==> flow/design.v <==
`default_nettype none
module harness_example
#(
    parameter   WORD_WIDTH  = 36,
    parameter   ADDR_WIDTH  = 24
)
(
    input   wire                    clock,
    input   wire                    test_in,
    output  wire                    test_out,
    output  reg [WORD_WIDTH-1:0]    word_out,
    output  reg [ADDR_WIDTH-1:0]    addr_out
);
    localparam INPUT_WIDTH  = WORD_WIDTH + ADDR_WIDTH;
    localparam OUTPUT_WIDTH = WORD_WIDTH + ADDR_WIDTH;
    wire    [INPUT_WIDTH-1:0]   test_input;
    reg     [OUTPUT_WIDTH-1:0]  test_output;
    localparam WORD_ZERO = {WORD_WIDTH{1'b0}};
    localparam ADDR_ZERO = {ADDR_WIDTH{1'b0}};
    reg [WORD_WIDTH-1:0] some_word_input = WORD_ZERO;
    reg [ADDR_WIDTH-1:0] some_addr_input = ADDR_ZERO;
    reg [WORD_WIDTH-1:0] some_word_output = WORD_ZERO;
    reg [ADDR_WIDTH-1:0] some_addr_output = ADDR_ZERO;
    always @(*) begin
        {some_word_input, some_addr_input} = test_input;
        test_output = {some_word_output, some_addr_output};
    end
    always @(*) begin
        word_out = some_word_input;
        addr_out = some_addr_input;
    end
    harness_input_register
    #(
        .WIDTH  (INPUT_WIDTH)
    )
    harness_in
    (
        .clock  (clock),
        .in     (test_in),
        .rden   (1'b1),
        .out    (test_input)
    );
    harness_output_register
    #(
        .WIDTH  (OUTPUT_WIDTH)
    )
    harness_out
    (
        .clock  (clock),
        .in     (test_output),
        .wren   (1'b1),
        .out    (test_out)
    );
endmodule
`default_nettype none
module harness_input_register
#(
    parameter   integer WIDTH           = 0
)
(
    input       wire                    clock,    
    input       wire                    in,
    input       wire                    rden,
    output      reg     [WIDTH-1:0]     out
);
    localparam ZERO         = {WIDTH{1'b0}};
    localparam SHORT_ZERO   = {WIDTH-1{1'b0}};
    reg [WIDTH-1:0] in_extended = ZERO;
    always @(*) begin
        in_extended = {SHORT_ZERO, in};
    end
    always @(posedge clock) begin
        out <= (rden == 1'b1) ? (out << 1 | in_extended) : out;
    end
endmodule
`default_nettype none
module harness_output_register 
#(
    parameter   integer WIDTH           = 0
)
(
    input       wire                    clock,
    input       wire    [WIDTH-1:0]     in,
    input       wire                    wren,
    output      reg                     out
);
    localparam ZERO = {WIDTH{1'b0}};
    reg [WIDTH-1:0] out_reg = ZERO;
    always @(posedge clock) begin
        out_reg <= (wren == 1'b1) ? in : out_reg;
    end
    always @(*) begin
        out = &out_reg;
    end
endmodule
Tool chain data of harness_example

What the tools print for harness_example, step after step.
Lines are those of the file above, counted from 1.
Operators: Yosys type, input widths -> output width; for muxes data width and select width s.
Cell names lack the library's common part.
The mark - stands for no value.

Top module: harness_example
Clock: clock
Standard-cell library: sky130hd
Corner: tt_025C_1v80

Word-level counts

Yosys after proc, flatten, opt, wreduce and memory -nomap, before mapping. Enables and synchronous resets that opt folds into registers are not counted as muxes. Memory bits, and registers merged into a memory's read port (data or address), are not among the register bits. Print and check cells are not counted. Equal cells are merged and count once.

Register bits after elaboration: 60
Input port bits: 2
Output and inout bits: 61
Elaborated cells: 2

Bitwise logic cells: 1

Operator list:

| kind         | count |
| $or 60x1->60 | 1 |

Depth

Depth = most cells in a row (Yosys ltp): at word level without a register or memory, in the mapped netlist without a sequential cell, where the memories' decode and read muxes count.

Word-level depth: 1
ABC_AREA: 0
Mapped depth: 1
Gate-level depth less buffers: 0

Mapped cells and area

Source: synth_stat.txt of the flow (Yosys; design flattened, memories mapped). It holds for the ABC_AREA given above (unset counts as 0); a run with the other value may have another netlist.
Totals and module areas in this step are rounded.

Cells by type:

| cell type | count | total area (um^2) |
| dfxtp_1   | 60    | 1.2E+03 |
| buf_4     | 1     | 7.507 |
| conb_1    | 1     | 3.754 |

Mapped cells: 62
Synthesis area: 0.001212 mm^2
Area of sequential cells: 0.001201 mm^2
Flip-flop cells: 60
Buffer cells: 1

By module: a second synthesis without flattening, with its own total; a netlist apart from the flattened one above.

Cells (unflattened synthesis): 143
Area (unflattened synthesis): 0.003741 mm^2

Each row is one instance without its submodules.

By module:

| module                             | times used | cells | area (mm^2) | seq. area (mm^2) |
| harness_output_register (WIDTH=60) | 1          | 81    | 0.001932    | 0.001802 |
| harness_input_register (WIDTH=60)  | 1          | 60    | 0.001802    | 0.001802 |
| harness_example                    | 1          | 2     | 0.0000075   | 0 |

Worst setup path after synthesis

Path of least setup slack by OpenSTA after synthesis, without wires, with an ideal clock, recovery checks aside; 20% of the period is set as input and as output delay. Where synthesis merged equal registers, the netlist keeps one of their names.

Kind: reg2out
Start point: register harness_in.out[0]
End point: output addr_out[0]
Period: 578 ps
External output delay: 116 ps
Launch time at the first pin: 0 ps
Data arrival time: 342 ps
Required time: 462 ps
Setup slack: 121 ps
Delay of the path: 342 ps
Stages on the path: 1
Path buffers: 0
Period reached after synthesis: 457 ps

"delay of the path" = arrival - input delay + setup time.
A path that ends at an output port has no setup time.
"stages on the path": output pins that drive a net of the path, with the launching flip-flop's if there is one; two outputs of one cell count as two.
"period reached after synthesis" = period - worst setup slack (recovery checks aside). The figure is calculated, with input and output delays left at 20% of the set period.

Cells stage by stage: dfxtp_1
Length of the longest elaborated chain: 0
Elaborated cells between the ends (all ways): 0
Source lines of those cells: 0

RTL lines, path after synthesis:

| item               | RTL line | RTL |
| start: declaration | 64       | `output      reg     [WIDTH-1:0]     out` |
| start: assignment  | 73       | `out <= (rden == 1'b1) ? (out << 1 \| in_extended) : out;` |
| end: declaration   | 12       | `output  reg [ADDR_WIDTH-1:0]    addr_out` |

Timing after layout

From the final timing report of flow run 1: the path of least setup slack in the routed layout; clock arrival at registers is part of the times.
The report prints the path's times to 10 ps; the period is as set.

Kind: reg2out
Start point: register harness_in.out[39]
End point: output word_out[15]
Period: 620 ps
External output delay: 120 ps
Launch time at the first pin: 370 ps
Data arrival time: 830 ps
Required time: 500 ps
Setup slack: -330 ps
Stages on the path: 2
Path buffers: 1

Cells stage by stage: dfxtp_2 > buf_6
Length of the longest elaborated chain: 0
Elaborated cells between the ends (all ways): 0
Source lines of those cells: 0

RTL lines, path after layout:

| item               | RTL line | RTL |
| start: declaration | 64       | `output      reg     [WIDTH-1:0]     out` |
| start: assignment  | 73       | `out <= (rden == 1'b1) ? (out << 1 \| in_extended) : out;` |
| end: declaration   | 11       | `output  reg [WORD_WIDTH-1:0]    word_out,` |

Wiki page: harness_example / flow data

harness_example through Yosys and OpenROAD on sky130hd: 2 stored runs, unordered, with their settings and measured results. The constraints put input and output delay at 20% of the set period each and load the outputs with 0.01 pF.
"clock period achieved" is the run's clock period less its worst setup slack. It is reckoned from that one timing run; input and output delays stay at 20% of the period that was set.
"allowed time less slack (worst setup path)" means the part of the period allowed to the worst setup path (the constraints hold back 20% at inputs and 20% at outputs) less its slack; where the path has registers, the arrival times of their clocks count too.
"allowed time less slack (worst setup path)" is given in steps of 10 ps.
Results are given in rounded form.

## Flow run 1

==> flow/run.sh <==
#!/bin/bash
# the make line also repeats the synthesis and layout settings of config.mk as NAME=value (left out here)
make -C /OpenROAD-flow-scripts/flow DESIGN_CONFIG=/design/flow/config.mk WORK_HOME=/design/flow/orfs CLKGATE_MAP_FILE= finish
==> flow/config.mk <==
export PLATFORM = sky130hd
export DESIGN_NAME = harness_example
export DESIGN_NICKNAME = harness_example
export VERILOG_FILES = /design/flow/design.v
export SDC_FILE = /design/flow/constraint.sdc
export NUM_CORES = 4
export LEC_CHECK = 0
export CAP_MARGIN = 20
export CORE_MARGIN = 2
export CORE_UTILIZATION = 40
export SLEW_MARGIN = 20
==> flow/constraint.sdc <==
create_clock -name core_clock -period 0.62 [get_ports {clock}]
set_input_delay 0.1240 -clock core_clock [delete_from_list [all_inputs] [get_ports {clock}]]
set_output_delay 0.1240 -clock core_clock [all_outputs]
set_load 0.01 [all_outputs]

| result of flow run 1 | value |
|---|---|
| standard-cell area after routing | 0.002173 mm^2 |
| setup slack of the worst path | -331 ps |
| worst hold slack after layout | 191 ps |
| total negative setup slack | -18,860 ps |
| mapped cell area after synthesis | 0.001212 mm^2 |
| clock period achieved | 951 ps |
| utilization after routing | 76.8% |
| allowed time less slack (worst setup path) | 830 ps |
| worst setup path type | reg2out |
| total die area | 0.003487 mm^2 |

## Flow run 2

==> flow/run.sh <==
#!/bin/bash
# the make line also repeats the synthesis and layout settings of config.mk as NAME=value (left out here)
make -C /OpenROAD-flow-scripts/flow DESIGN_CONFIG=/design/flow/config.mk WORK_HOME=/design/flow/orfs CLKGATE_MAP_FILE= finish
==> flow/config.mk <==
export PLATFORM = sky130hd
export DESIGN_NAME = harness_example
export DESIGN_NICKNAME = harness_example
export VERILOG_FILES = /design/flow/design.v
export SDC_FILE = /design/flow/constraint.sdc
export NUM_CORES = 4
export LEC_CHECK = 0
export ABC_AREA = 0
export CAP_MARGIN = 15
export CELL_PAD_IN_SITES_DETAIL_PLACEMENT = 0
export CORE_ASPECT_RATIO = 0.64
export CORE_MARGIN = 6
export CORE_UTILIZATION = 35
export CTS_CLUSTER_SIZE = 15
export GPL_ROUTABILITY_DRIVEN = 0
export SETUP_SLACK_MARGIN = 0.07
export SLEW_MARGIN = 15
==> flow/constraint.sdc <==
create_clock -name core_clock -period 0.474 [get_ports {clock}]
set_input_delay 0.0948 -clock core_clock [delete_from_list [all_inputs] [get_ports {clock}]]
set_output_delay 0.0948 -clock core_clock [all_outputs]
set_load 0.01 [all_outputs]

| result of flow run 2 | value |
|---|---|
| standard-cell area after routing | 0.002257 mm^2 |
| setup slack of the worst path | -382 ps |
| worst hold slack after layout | 219 ps |
| total negative setup slack | -22,280 ps |
| mapped cell area after synthesis | 0.001212 mm^2 |
| clock period achieved | 856 ps |
| utilization after routing | 71.4% |
| allowed time less slack (worst setup path) | 760 ps |
| worst setup path type | reg2out |
| total die area | 0.005056 mm^2 |
