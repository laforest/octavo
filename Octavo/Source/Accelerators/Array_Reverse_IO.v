==> flow/design.v <==
`default_nettype none
module Array_Reverse_IO
#(
    parameter   WORD_WIDTH                              = 36,
    parameter   LANE_COUNT                              = 8,
    parameter   THREAD_COUNT                            = 8
)
(
    input   wire                                        clock,
    input   wire    [(WORD_WIDTH * LANE_COUNT)-1:0]     in,
    output  reg     [(WORD_WIDTH * LANE_COUNT)-1:0]     out
);
    localparam  QUEUE_DEPTH = THREAD_COUNT;
    reg     [(WORD_WIDTH * LANE_COUNT)-1:0] queue [QUEUE_DEPTH-1:0];
    integer i, j, k;
    always @(posedge clock) begin
        for (i = 0; i < LANE_COUNT; i = i + 1) begin
            queue[0][(i * WORD_WIDTH) +: WORD_WIDTH] <= in[(i * WORD_WIDTH) +: WORD_WIDTH];
        end
    end
    always @(posedge clock) begin
        for (k = 0; k < QUEUE_DEPTH-1; k = k + 1) begin
            queue[k+1] <= queue[k];
        end
    end
    always @(*) begin 
        for (j = LANE_COUNT-1; j >= 0; j = j - 1) begin
            out[(j * WORD_WIDTH) +: WORD_WIDTH] <= queue[QUEUE_DEPTH-1][(((LANE_COUNT-1) - j) * WORD_WIDTH) +: WORD_WIDTH];
        end
    end
endmodule
* From RTL to reports: Array_Reverse_IO
The steps from the RTL of Array_Reverse_IO to its reports follow in flow order. Line numbers count from 1 in the design file above. Cell names lack the library's common part. A cell with n/a has no value.
Inputs: top Array_Reverse_IO, clock input clock, library sky130hd, library corner tt_025C_1v80

* Elaborated design
Yosys after proc, flatten, opt, wreduce and memory -nomap, before mapping. Enables and synchronous resets that opt folds into registers are not counted as muxes. Print and check cells are not counted. Equal cells are merged and count once.
Cells by class: add/subtract/negate cells 0, multiply operators 0, div/mod/pow operators 0, $lt $le $gt $ge 0, equal/unequal tests 0, shifts and indexed selects 0, mux-type cells 0, bitwise gates (word level) 0, reductions and logical operators 0
Bit counts: bits in registers 2304, bits in latches 0, memory bits (writable) 0, ROM bits 0, word width x clocked read ports 0, memory cells 0, input bits 289, output and inout bits 288, elaborated cells 8

* Depth
Depth = most cells in a row (Yosys ltp): at word level without a register or memory, in the mapped netlist without a sequential cell, where the memories' decode and read muxes count.
Logic depth: depth after elaboration 0, ABC_AREA 1, mapped depth 0, mapped depth without buffers 0

* Synthesis result
Source: synth_stat.txt of the flow (Yosys; design flattened, memories mapped). It holds for the ABC_AREA given above (unset counts as 0); a run with the other value may have another netlist.
Cells by type (number):
- dfxtp_1 | 2304
Mapped netlist: cells in the netlist 2304, chip area (Yosys) 0.0461242 mm^2, flip-flop cells 2304, buffer cells 0

* Worst setup path after synthesis
Path of least setup slack by OpenSTA after synthesis, without wires, with an ideal clock, recovery checks aside; 20% of the period is set as input and as output delay. Where synthesis merged equal registers, the netlist keeps one of their names.
Path after synthesis: path type flip-flop to output port, start register queue[7][252], end output out[0], period 849 ps, output delay 170 ps, time at the first pin 0 ps, arrival 331 ps, required time 679 ps, path slack 348 ps, path delay 331 ps, driving pins on the path 1, buffers on the path 0, period reached after synthesis 501 ps
"path delay" = arrival - input delay + setup time. At an output port there is no setup time. "driving pins on the path": output pins that drive a net of the path, with the launching flip-flop's if there is one; two outputs of one cell count as two. "period reached after synthesis" is the clock period less the worst setup slack; recovery checks do not enter. This is arithmetic on one report: input and output delays are still those of the set period (20% each).
Between the ends, after synthesis: cell sequence dfxtp_1, length of the longest elaborated chain 0, elaborated cells between the ends (all ways) 0, source lines of those cells 0
RTL lines, path after synthesis:
- start, declared | line 14 | reg     [(WORD_WIDTH * LANE_COUNT)-1:0] queue [QUEUE_DEPTH-1:0];
- start, assigned | line 23 | queue[k+1] <= queue[k];
- end, declared | line 11 | output  reg     [(WORD_WIDTH * LANE_COUNT)-1:0]     out

* Worst path after layout
From the final timing report of entry A: the path of least setup slack in the routed layout; clock arrival at registers is part of the times. The report prints the path's times to 10 ps; the period is as set.
Path post-layout: path type flip-flop to output port, start register queue[7][84], end output out[192], period 643 ps, output delay 130 ps, time at the first pin 760 ps, arrival 1270 ps, required time 510 ps, path slack -750 ps, driving pins on the path 2, buffers on the path 1
Between the ends, post-layout: cell sequence dfxtp_2 -> buf_6, length of the longest elaborated chain 0, elaborated cells between the ends (all ways) 0, source lines of those cells 0
RTL lines, path post-layout:
- start, declared | line 14 | reg     [(WORD_WIDTH * LANE_COUNT)-1:0] queue [QUEUE_DEPTH-1:0];
- start, assigned | line 23 | queue[k+1] <= queue[k];
- end, declared | line 11 | output  reg     [(WORD_WIDTH * LANE_COUNT)-1:0]     out

Subject: flow runs of Array_Reverse_IO

Hi,

Flow measurements of Array_Reverse_IO on sky130hd: 2 stored runs with different settings, listed in no order. Input and output delays are each 20% of the period that was set; the output load is 0.01 pF.
"reached clock period" = clock period - worst setup slack. The figure is calculated, with input and output delays left at 20% of the set period.
By "time used up by the worst setup path" is meant the share of the clock period that the worst setup path is allowed (20% is reserved at inputs, 20% at outputs), minus its slack. Clock arrival times at its registers enter into it.
"time used up by the worst setup path" is known to 10 ps.

* Entry A | settings: period_ns 0.643; CORE_UTILIZATION 63; SETUP_SLACK_MARGIN 0.09; PLACE_DENSITY 0.93; CORE_MARGIN 9; ABC_AREA 1; GPL_TIMING_DRIVEN 1; CTS_CLUSTER_SIZE 76; MAX_ROUTING_LAYER met5; CAP_MARGIN 20; SLEW_MARGIN 20 | results: standard-cell area of the final layout 0.0623898 mm^2; worst hold slack -80 ps; total negative setup slack -199442 ps; netlist area reported by Yosys 0.0461242 mm^2; reached clock period 1397 ps; die size 0.0832784 mm^2; worst setup slack after layout -754 ps; time used up by the worst setup path 1270 ps; worst setup path type flip-flop to output port
* Entry B | settings: period_ns 0.25; CORE_UTILIZATION 31; SETUP_SLACK_MARGIN 0.01; PLACE_DENSITY_LB_ADDON 0.01; CORE_ASPECT_RATIO 1.37; CELL_PAD_IN_SITES_GLOBAL_PLACEMENT 0; CTS_CLUSTER_SIZE 36; CTS_CLUSTER_DIAMETER 324; CAP_MARGIN 0; MIN_ROUTING_LAYER met2; CORE_MARGIN 2; SLEW_MARGIN 20 | results: standard-cell area of the final layout 0.0566381 mm^2; worst hold slack -236 ps; total negative setup slack -585960 ps; netlist area reported by Yosys 0.0461242 mm^2; reached clock period 1259 ps; die size 0.151927 mm^2; worst setup slack after layout -1009 ps; time used up by the worst setup path 1210 ps; worst setup path type flip-flop to output port

Regards
